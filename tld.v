==> flow/design.v <==
`timescale 100 ns / 1 ns
module alu(clk, mode, ar, A, B, SC);
  input clk, ar;
  input [1:0] mode;
  input signed [3:0] A, B;
  output reg signed [7:0] SC;
  reg signed [7:0] AC, BC;  
  wire signed [7:0] S;  
  wire signed [7:0] sum, sub, mult;  
  assign sum = AC+BC;
  assign sub = AC-BC;
  assign mult = AC*BC;
  assign S = (mode == 2'b00)? sum:  
            ((mode == 2'b01)? sub:  
                              mult);  
  always @ (posedge clk or negedge ar)
    begin
      if(~ar)
        begin
          SC <= 8'sb00000000;  
        end
      else
        begin
          AC <= {{4{A[3]}}, A};  
          BC <= {{4{B[3]}}, B};  
          SC <= S;
        end
    end
endmodule
`timescale 100 ns / 1 ns
module bytedecoder(num, d0, d1, sign);
  parameter led_on = 1'b0;
  parameter led_off = 1'b1;
  input signed [7:0] num;
  output [3:0] d0, d1;
  output sign;  
  wire [7:0] mag;  
  assign mag = (num[7]==1)? (~num+1):(num);
  assign sign = (num[7]==1)? led_on:led_off;
  assign d0 = mag[3:0];  
  assign d1 = mag[7:4];  
endmodule
`timescale 100 ns / 1 ns
module sevseg_decoder(val, a, b, c, d, e, f, g);
  input [3:0] val;
  output reg a, b, c, d, e, f, g;
  parameter led_on = 1'b0;
  parameter led_off = 1'b1;
  always @(val)
  	case (val)
  		4'h0: begin
  			a = led_on;
  			b = led_on;
  			c = led_on;
  			d = led_on;
  			e = led_on;
  			f = led_on;
  			g = led_off;
  		end
  		4'h1: begin
  			a = led_off;
  			b = led_on;
  			c = led_on;
  			d = led_off;
  			e = led_off;
  			f = led_off;
  			g = led_off;
  		end
  		4'h2: begin
  			a = led_on;
  			b = led_on;
  			c = led_off;
  			d = led_on;
  			e = led_on;
  			f = led_off;
  			g = led_on;
  		end
  		4'h3: begin
  			a = led_on;
  			b = led_on;
  			c = led_on;
  			d = led_on;
  			e = led_off;
  			f = led_off;
  			g = led_on;
  		end
  		4'h4: begin
  			a = led_off;
  			b = led_on;
  			c = led_on;
  			d = led_off;
  			e = led_off;
  			f = led_on;
  			g = led_on;
  		end
  		4'h5: begin
  			a = led_on;
  			b = led_off;
  			c = led_on;
  			d = led_on;
  			e = led_off;
  			f = led_on;
  			g = led_on;
  		end
  		4'h6: begin
  			a = led_on;
  			b = led_off;
  			c = led_on;
  			d = led_on;
  			e = led_on;
  			f = led_on;
  			g = led_on;
  		end
  		4'h7: begin
  			a = led_on;
  			b = led_on;
  			c = led_on;
  			d = led_off;
  			e = led_off;
  			f = led_off;
  			g = led_off;
  		end
  		4'h8: begin
  			a = led_on;
  			b = led_on;
  			c = led_on;
  			d = led_on;
  			e = led_on;
  			f = led_on;
  			g = led_on;
  		end
  		4'h9: begin
  			a = led_on;
  			b = led_on;
  			c = led_on;
  			d = led_off;
  			e = led_off;
  			f = led_on;
  			g = led_on;
  		end
  		4'hA: begin
  			a = led_on;
  			b = led_on;
  			c = led_on;
  			d = led_off;
  			e = led_on;
  			f = led_on;
  			g = led_on;
  		end
  		4'hB: begin
  			a = led_off;
  			b = led_off;
  			c = led_on;
  			d = led_on;
  			e = led_on;
  			f = led_on;
  			g = led_on;
  		end
  		4'hC: begin
  			a = led_on;
  			b = led_off;
  			c = led_off;
  			d = led_on;
  			e = led_on;
  			f = led_on;
  			g = led_off;
  		end
  		4'hD: begin
  			a = led_off;
  			b = led_on;
  			c = led_on;
  			d = led_on;
  			e = led_on;
  			f = led_off;
  			g = led_on;
  		end
  		4'hE: begin
  			a = led_on;
  			b = led_off;
  			c = led_off;
  			d = led_on;
  			e = led_on;
  			f = led_on;
  			g = led_on;
  		end
  		default: begin
  			a = led_on;
  			b = led_off;
  			c = led_off;
  			d = led_off;
  			e = led_on;
  			f = led_on;
  			g = led_on;
  		end
  	endcase
endmodule
`timescale 100 ns / 1 ns
module tld(
          clk, ar, a0, a1, a2, a3, b0, b1, b2, b3, m0, m1, sign,
          sa1, sb1, sc1, sd1, se1, sf1, sg1,
          sa2, sb2, sc2, sd2, se2, sf2, sg2
          );
  input clk, ar, a0, a1, a2, a3, b0, b1, b2, b3, m0, m1;
  output sign;
  output sa1, sb1, sc1, sd1, se1, sf1, sg1;
  output sa2, sb2, sc2, sd2, se2, sf2, sg2;
  wire [7:0] result;
  wire [3:0] dig0, dig1;
  alu alu0 (.clk(clk), .mode({m1, m0}), .ar(ar), .A({a3,a2,a1,a0}), .B({b3,b2,b1,b0}), .SC(result));
  bytedecoder bytedecoder0 (.num(result), .d0(dig0), .d1(dig1), .sign(sign));
  sevseg_decoder decoder0 (.val(dig0), .a(sa1), .b(sb1), .c(sc1), .d(sd1), .e(se1), .f(sf1), .g(sg1));
  sevseg_decoder decoder1 (.val(dig1), .a(sa2), .b(sb2), .c(sc2), .d(sd2), .e(se2), .f(sf2), .g(sg2));
endmodule
### Tool chain data of tld

What the tools print for tld, step after step.
Lines are those of the file above, counted from 1.
Operators: Yosys type, input widths -> output width; for muxes data width and select width s.
Library cell names are shortened.
The mark -- stands for no value.

| inputs | value |
|---|---|
| top module | tld |
| clock port | clk |
| library | sky130hd |
| corner | tt_025C_1v80 |

### Elaborated design

Source: Yosys, flattened and elaborated, memories not mapped. Widths are those after wreduce; folded enables and synchronous resets count as part of the registers. Registers that Yosys merges into a memory's read port (data or address) are not register bits. Print and check cells do not count. Equal cells are merged and count once.
Yosys's memory passes give these memory sizes; they may raise the number of words (mostly to a power of two), join words into wider ones and drop unused or constant bits.

| bit counts | value |
|---|---|
| register bits after elaboration | 16 |
| bits in read-only memories | 224 |
| memories kept | 2 |
| input bits | 12 |

| operators by class | value |
|---|---|
| add/subtract/negate cells | 3 |
| $mul | 1 |
| equal/unequal tests | 1 |
| multiplexer cells | 4 |
| bitwise logic cells | 1 |
| reduce/logical cells | 1 |

Memory list:

| memory | depth | bits a word | rd ports | write ports | RTL line | source |
|---|---|---|---|---|---|---|
| (no name shown) | 16 | 7 | 1 | 0 | 50 | `case (val)` |
| (no name shown) | 16 | 7 | 1 | 0 | 50 |  |

Operator list:

| operator | count |
|---|---|
| $mul 4x4->8 | 1 |
| $mux 8 | 3 |
| $add 8x2->8 const B | 1 |
| $not 8->8 | 1 |
| $add 4x4->5 | 1 |
| $sub 4x4->5 | 1 |
| $eq 2x1->1 const B | 1 |
| $logic_not 2->1 | 1 |
| $mux 1 | 1 |

### Depth

Yosys ltp: most cells in a row. Word level: on the elaborated netlist, between registers, memories and ports. Mapped: between sequential cells and ports; inverters and the memories' decode and read muxes count.

| logic depth | value |
|---|---|
| word-level depth | 3 |
| ABC_AREA | 0 |
| gate-level depth with buffers | 15 |

### Synthesis result

The flow's flattened synthesis, as Yosys stat reports it; memories are mapped. The netlist is that of the ABC_AREA named above (0 if unset); the other value can give another one.

Cells by type:

| cell type | count |
|---|---|
| ha_1 | 33 |
| edfxtp_1 | 8 |
| fa_1 | 11 |
| dfrtp_1 | 8 |
| inv_1 | 34 |
| xnor2_1 | 11 |
| nor2_1 | 17 |
| a21oi_1 | 12 |
| nand2_1 | 16 |
| xor2_1 | 6 |
| o21ai_0 | 10 |
| o31ai_1 | 4 |
| and2_1 | 4 |
| o22ai_1 | 4 |
| mux4_2 | 1 |
| o31ai_4 | 1 |
| mux2i_1 | 2 |
| nor3_1 | 4 |

Other cell types: 25; their cells: 34.

| mapped netlist | value |
|---|---|
| cells in the netlist | 220 |
| mapped area | 2010.7 um^2 |
| sequential part of the area | 440.4 um^2 |
| mapped flip-flops | 16 |

By module: a second synthesis without flattening, with its own total; a netlist apart from the flattened one above.

| unflattened totals | value |
|---|---|
| cells (unflattened synthesis) | 221 |
| area total of the unflattened synthesis | 2069.5 um^2 |

Rows give one instance, submodules left out.

Modules:

| module | times used | cells | area (um^2) |
|---|---|---|---|
| alu | 1 | 132 | 1403.8 |
| sevseg_decoder | 2 | 34 | 255.2 |
| bytedecoder | 1 | 21 | 155.1 |
| tld | 1 | 0 | 0.0 |

### Path before layout

Path of least setup slack by OpenSTA after synthesis, without wires, with an ideal clock, recovery checks aside; 20% of the period is set as input and as output delay. Where synthesis merged equal registers, the netlist keeps one of their names.

| timing path after synthesis | value |
|---|---|
| path type | reg2reg |
| start point | register alu0.AC[0] |
| end point | register alu0.SC[7] |
| clock period | 4440 ps |
| launch time at the first pin | 0 ps |
| arrival | 3259 ps |
| slack | 1053 ps |
| path delay | 3387 ps |
| stages on the path | 15 |
| path buffers | 0 |
| period reached after synthesis | 3387 ps |

"path delay" is the arrival time less input delay plus setup time.
"stages on the path" counts driving pins, that of a launching flip-flop among them; a cell with two outputs on the path counts twice.
"period reached after synthesis" = period - worst setup slack (recovery checks aside). The figure is calculated, with input and output delays left at 20% of the set period.
Between the ends stands the longest chain of elaborated cells between them, by number of cells; it is not shown to be the way that was timed. Of several equally long chains one is given.
Each line given opens the expression or statement behind the cell; cells for indexed reads and writes are added by Yosys, which also makes memories of some case tables.

| on the way, after synthesis | value |
|---|---|
| cells stage by stage | edfxtp_1 -> inv_1 -> nand2_1 -> fa_1 -> fa_1 -> fa_1 -> inv_1 -> ha_1 -> inv_1 -> fa_1 -> nand2b_1 -> a21oi_1 -> xnor2_1 -> xnor2_1 -> o21ai_0 |
| cells in the longest elaborated chain | 3 |
| elaborated cells on any way between the ends | 5 |
| RTL lines with such cells | 5 |

RTL lines, path after synthesis:

| what | RTL line | source |
|---|---|---|
| from (decl) | 7 | `reg signed [7:0] AC, BC;` |
| from (assign) | 24 | `AC <= {{4{A[3]}}, A};` |
| $mul 4x4->8 | 12 | `assign mult = AC*BC;` |
| $mux 8 | 14 | `((mode == 2'b01)? sub:` |
| $mux 8 | 13 | `assign S = (mode == 2'b00)? sum:` |
| to (assign) | 20 | `SC <= 8'sb00000000;` |
| to (assign) | 26 | `SC <= S;` |
| to (decl) | 6 | `output reg signed [7:0] SC;` |

### Path in the finished layout

Path of least setup slack in the final report of stored run 1 (OpenROAD, finished layout, wires in). Where an end is a register, its clock arrival counts in the times.
The path's times are printed in steps of 10 ps; the period is the one set.

| timing path after layout | value |
|---|---|
| path type | reg2reg |
| start point | register alu0.AC[0] |
| end point | register alu0.SC[7] |
| clock period | 3570 ps |
| launch time at the first pin | 250 ps |
| arrival | 3490 ps |
| slack | 210 ps |
| stages on the path | 15 |
| path buffers | 0 |

Between the ends stands the longest chain of elaborated cells between them, by number of cells; it is not shown to be the way that was timed. Of several equally long chains one is given.

| on the way, after layout | value |
|---|---|
| cells stage by stage | edfxtp_1 -> inv_2 -> nand2_1 -> fa_1 -> fa_1 -> fa_1 -> inv_1 -> ha_1 -> inv_1 -> fa_2 -> nand2b_4 -> a21oi_4 -> xnor2_2 -> xnor2_1 -> o21ai_1 |
| cells in the longest elaborated chain | 3 |
| elaborated cells on any way between the ends | 5 |
| RTL lines with such cells | 5 |

RTL lines, path after layout:

| what | RTL line | source |
|---|---|---|
| from (decl) | 7 | `reg signed [7:0] AC, BC;` |
| from (assign) | 24 | `AC <= {{4{A[3]}}, A};` |
| $mul 4x4->8 | 12 | `assign mult = AC*BC;` |
| $mux 8 | 14 | `((mode == 2'b01)? sub:` |
| $mux 8 | 13 | `assign S = (mode == 2'b00)? sum:` |
| to (assign) | 20 | `SC <= 8'sb00000000;` |
| to (assign) | 26 | `SC <= S;` |
| to (decl) | 6 | `output reg signed [7:0] SC;` |

tld through Yosys and OpenROAD on sky130hd: 2 stored runs, unordered, with their settings and measured results. The constraints put input and output delay at 20% of the set period each and load the outputs with 0.01 pF.
By "critical path time" is meant the share of the clock period that the worst setup path is allowed (20% is reserved at inputs, 20% at outputs), minus its slack. Clock arrival times at its registers enter into it.
"total power of the final layout" is the tool's figure for a default switching activity; nothing was simulated.
"critical path time" is given in steps of 10 ps.

## Stored run 1

==> flow/run.sh <==
#!/bin/bash
# the make line also repeats the synthesis and layout settings of config.mk as NAME=value (left out here)
make -C /OpenROAD-flow-scripts/flow DESIGN_CONFIG=/design/flow/config.mk WORK_HOME=/design/flow/orfs CLKGATE_MAP_FILE= finish
==> flow/config.mk <==
export PLATFORM = sky130hd
export DESIGN_NAME = tld
export DESIGN_NICKNAME = tld
export VERILOG_FILES = /design/flow/design.v
export SDC_FILE = /design/flow/constraint.sdc
export NUM_CORES = 4
export LEC_CHECK = 0
export CAP_MARGIN = 20
export CORE_MARGIN = 2
export CORE_UTILIZATION = 40
export SETUP_SLACK_MARGIN = 0.14
export SLEW_MARGIN = 20
==> flow/constraint.sdc <==
create_clock -name core_clock -period 3.57 [get_ports {clk}]
set_input_delay 0.7140 -clock core_clock [delete_from_list [all_inputs] [get_ports {clk}]]
set_output_delay 0.7140 -clock core_clock [all_outputs]
set_load 0.01 [all_outputs]

| result of stored run 1 | value |
|---|---|
| die outline area | 5610.0 um^2 |
| worst hold slack | 695 ps |
| critical path time | 3360 ps |
| worst setup path kind | reg2reg |
| cell area after synthesis | 2010.7 um^2 |
| utilization after layout | 54.1 % |
| total power of the final layout | 0.002102 W |
| worst slack on setup checks | 212 ps |

## Stored run 2

==> flow/run.sh <==
#!/bin/bash
# the make line also repeats the synthesis and layout settings of config.mk as NAME=value (left out here)
make -C /OpenROAD-flow-scripts/flow DESIGN_CONFIG=/design/flow/config.mk WORK_HOME=/design/flow/orfs CLKGATE_MAP_FILE= finish
==> flow/config.mk <==
export PLATFORM = sky130hd
export DESIGN_NAME = tld
export DESIGN_NICKNAME = tld
export VERILOG_FILES = /design/flow/design.v
export SDC_FILE = /design/flow/constraint.sdc
export NUM_CORES = 4
export LEC_CHECK = 0
export CAP_MARGIN = 20
export CELL_PAD_IN_SITES_DETAIL_PLACEMENT = 1
export CORE_ASPECT_RATIO = 1.3
export CORE_MARGIN = 2
export CORE_UTILIZATION = 60
export CTS_CLUSTER_DIAMETER = 52
export MAX_ROUTING_LAYER = met4
export MIN_ROUTING_LAYER = met2
export PLACE_DENSITY_LB_ADDON = 0.15
export SLEW_MARGIN = 5
==> flow/constraint.sdc <==
create_clock -name core_clock -period 2.67 [get_ports {clk}]
set_input_delay 0.5340 -clock core_clock [delete_from_list [all_inputs] [get_ports {clk}]]
set_output_delay 0.5340 -clock core_clock [all_outputs]
set_load 0.01 [all_outputs]

Stored run 2: incomplete, placement halted on DPL-0033
